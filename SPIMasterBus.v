==> flow/design.v <==
`timescale 1us / 1ps
module SPIMasterBus(
    reset, 
    clk, 
    nwr, 
    data_tx, 
    data_rx, 
    spi_busy,
    spi_cs, 
    spi_clk, 
    spi_mosi, 
    spi_miso 
    );
    input reset;
    input clk;
    input nwr;
    input [7:0] data_tx;
    output [7:0] data_rx;
    reg [7:0] data_rx = 8'h00;
    output spi_busy;
    output spi_cs;
    output spi_clk;
    output spi_mosi;
    reg spi_mosi = 1'b0;
    input spi_miso;
    reg [1:0] nwr_buff = 2'b11;
    reg [2:0] spi_st = 3'b000;
    reg [7:0] data_tx_shadow = 8'h00;
    reg [6:0] data_tx_temp = 7'h00;
    reg [6:0] data_rx_temp = 7'h00;
    reg spi_cs_local_hold = 1'b0;
    reg spi_clk_enable = 1'b0;
    always @(negedge clk)
    begin
        nwr_buff <= {nwr_buff[0], nwr};
    end
    assign nwr_falling_edge = (nwr_buff[1]) && (!nwr_buff[0]);
    assign spi_io_busy = (spi_clk_enable | spi_cs_local_hold);
    assign spi_busy = (nwr_falling_edge | spi_io_busy);
    assign spi_cs = (!spi_busy);
    assign spi_clk = spi_clk_enable ? clk : 1'b1;
    always @ (posedge clk)
    begin
        if (reset)
        begin
            spi_st <= 3'h0;
            data_rx <= 8'h00;
            data_rx_temp <= 7'h00;
            spi_clk_enable <= 1'b0;
        end
        else
        begin
            if (!spi_io_busy) 
            begin
                if (nwr_falling_edge) 
                begin
                    spi_st <= 3'h7;
                    spi_clk_enable <= 1'b1;
                    data_tx_shadow <= data_tx;
                end
            end
            else
            begin
                if (3'h0 == spi_st)
                begin
                    data_rx <= {data_rx_temp[6:0], spi_miso};
                    spi_clk_enable <= 1'b0;
                end
                else
                begin
                    spi_st <= spi_st - 1'b1;
                    data_rx_temp <= {data_rx_temp[5:0], spi_miso};
                end
            end
        end
    end
    always @ (negedge clk)
    begin
        if (reset)
        begin
            data_tx_temp <= 7'h00;
            spi_cs_local_hold <= 1'b0;
        end
        else
        begin
            if (spi_clk_enable)
            begin
                spi_cs_local_hold <= 1'b1;
                if (3'h7 == spi_st)
                begin
                    {spi_mosi, data_tx_temp[6:0]} <= data_tx_shadow;
                end
                else
                begin
                    {spi_mosi, data_tx_temp[6:1]} <= data_tx_temp[6:0];
                end
            end
            else
            begin
                if (spi_cs_local_hold)
                begin
                    spi_cs_local_hold <= 1'b0;
                end
            end
        end
    end
endmodule
# Reports on SPIMasterBus
# The steps from the RTL of SPIMasterBus to its reports follow in flow order.
# Line numbers count from 1 in the design file above.
# Operators: Yosys type, input widths -> output width; for muxes data width and select width s.
# Library cell names are shortened.
# A cell with -- has no value.
dict set report design {
  design {SPIMasterBus}
  clk_port {clk}
  library {sky130hd}
  corner {tt_025C_1v80}
}

# After elaboration
# Source: Yosys, flattened and elaborated, memories not mapped. Widths are those after wreduce. Registers that Yosys merges into a memory's read port (data or address) are not register bits. Print and check cells do not count. Equal cells are merged and count once.
dict set report classes {
  mux 10
  logic 5
  n_eq 3
  addsub 1
  reduce_logical 12
}
# operator count
set op_table {}
lappend op_table {{$reduce_and 2->1} 6}
lappend op_table {{$mux 3} 3}
lappend op_table {{$mux 6} 1}
lappend op_table {{$mux 1} 6}
lappend op_table {{$not 1->1} 3}
lappend op_table {{$sub 3x1->3 const B} 1}
lappend op_table {{$eq 3x3->1 const A} 1}
lappend op_table {{$logic_not 3->1} 1}
lappend op_table {{$reduce_and 3->1} 1}
lappend op_table {{$or 1x1->1} 2}
lappend op_table {{$logic_not 1->1} 2}
lappend op_table {{$ne 2x1->1 const B} 1}
lappend op_table {{$ne 2x2->1 const B} 1}
lappend op_table {{$reduce_bool 2->1} 1}
lappend op_table {{$logic_and 1x1->1} 1}
dict set report bits {
  output_inout_bits 12
  wordCells 41
  in_bits 12
  ff_bits 38
}

# Longest topological paths
# Longest topological path by Yosys (ltp), each cell counted once; first at word level (registers and memories cut), then after technology mapping (sequential cells cut; the memories' decode and read muxes count).
dict set report depth {
  ltp_word 4
  abc_area 0
  depth_mapped 7
  ltp_nobuf 5
}

# Synthesis result
# The flow's flattened synthesis, as Yosys stat reports it; memories are mapped. The netlist is that of the ABC_AREA named above (0 if unset); the other value can give another one.
# The area totals of this step are shown rounded.
dict set report mapped {
  cell_count 155
  flip_flops 38
  buf_cells 13
  mapped_area_um2 1530
  sequential_area_um2 851
}
# cell count area_total_um2
set by_type {}
lappend by_type {dfxtp_1 29 580.557}
lappend by_type {edfxtp_1 9 270.259}
lappend by_type {nand3_1 22 110.106}
lappend by_type {a21oi_1 16 80.077}
lappend by_type {o21ai_0 14 70.067}
lappend by_type {a311oi_1 6 52.55}
lappend by_type {ha_1 3 37.536}
lappend by_type {nand2_1 10 37.536}
lappend by_type {buf_6 3 33.782}
lappend by_type {nor2_1 9 33.782}
lappend by_type {buf_2 6 30.029}
lappend by_type {nor2b_1 4 25.024}
lappend by_type {nor2_4 2 22.522}
lappend by_type {mux2i_1 2 20.019}
lappend by_type {inv_1 4 15.014}
lappend by_type {nor4_2 1 12.512}
lappend by_type {and3_4 1 11.261}
lappend by_type {clkbuf_1 3 11.261}
# Not listed: further types 10, cells in them 11.

; Stored flow runs of SPIMasterBus (2 of them; Yosys, OpenROAD, sky130hd). They differ in their settings and are not a sequence. Constraints: input delay and output delay 20% of the set period each, output load 0.01 pF.
; "power_w": no workload was simulated; the value follows from the tool's default switching activity.
; Results are given in rounded form.

[flow run A: settings]
period_ns = 6.87
CORE_UTILIZATION = 65
PLACE_DENSITY = 0.79
CORE_ASPECT_RATIO = 1.12
CORE_MARGIN = 2
CELL_PAD_IN_SITES_GLOBAL_PLACEMENT = 0
CELL_PAD_IN_SITES_DETAIL_PLACEMENT = 1
TNS_END_PERCENT = 60
GPL_TIMING_DRIVEN = 0
GPL_ROUTABILITY_DRIVEN = 0
SLEW_MARGIN = 25
MIN_ROUTING_LAYER = met2
MAX_ROUTING_LAYER = met5
CAP_MARGIN = 20
[flow run A: results]
outcome = incomplete, placement halted on DPL-0033

[flow run B: settings]
period_ns = 5.44
CORE_UTILIZATION = 35
CORE_ASPECT_RATIO = 0.58
ABC_AREA = 1
CAP_MARGIN = 35
CORE_MARGIN = 2
SLEW_MARGIN = 20
[flow run B: results]
worst_setup_slack_ns = 0.170
die_footprint_um2 = 4770
holdWs_ns = 0.345
power_w = 0.000657
utilization_pct = 48.6
tns_ns = 0.000
yosys_chip_area_um2 = 1480
finalCellArea_um2 = 1900
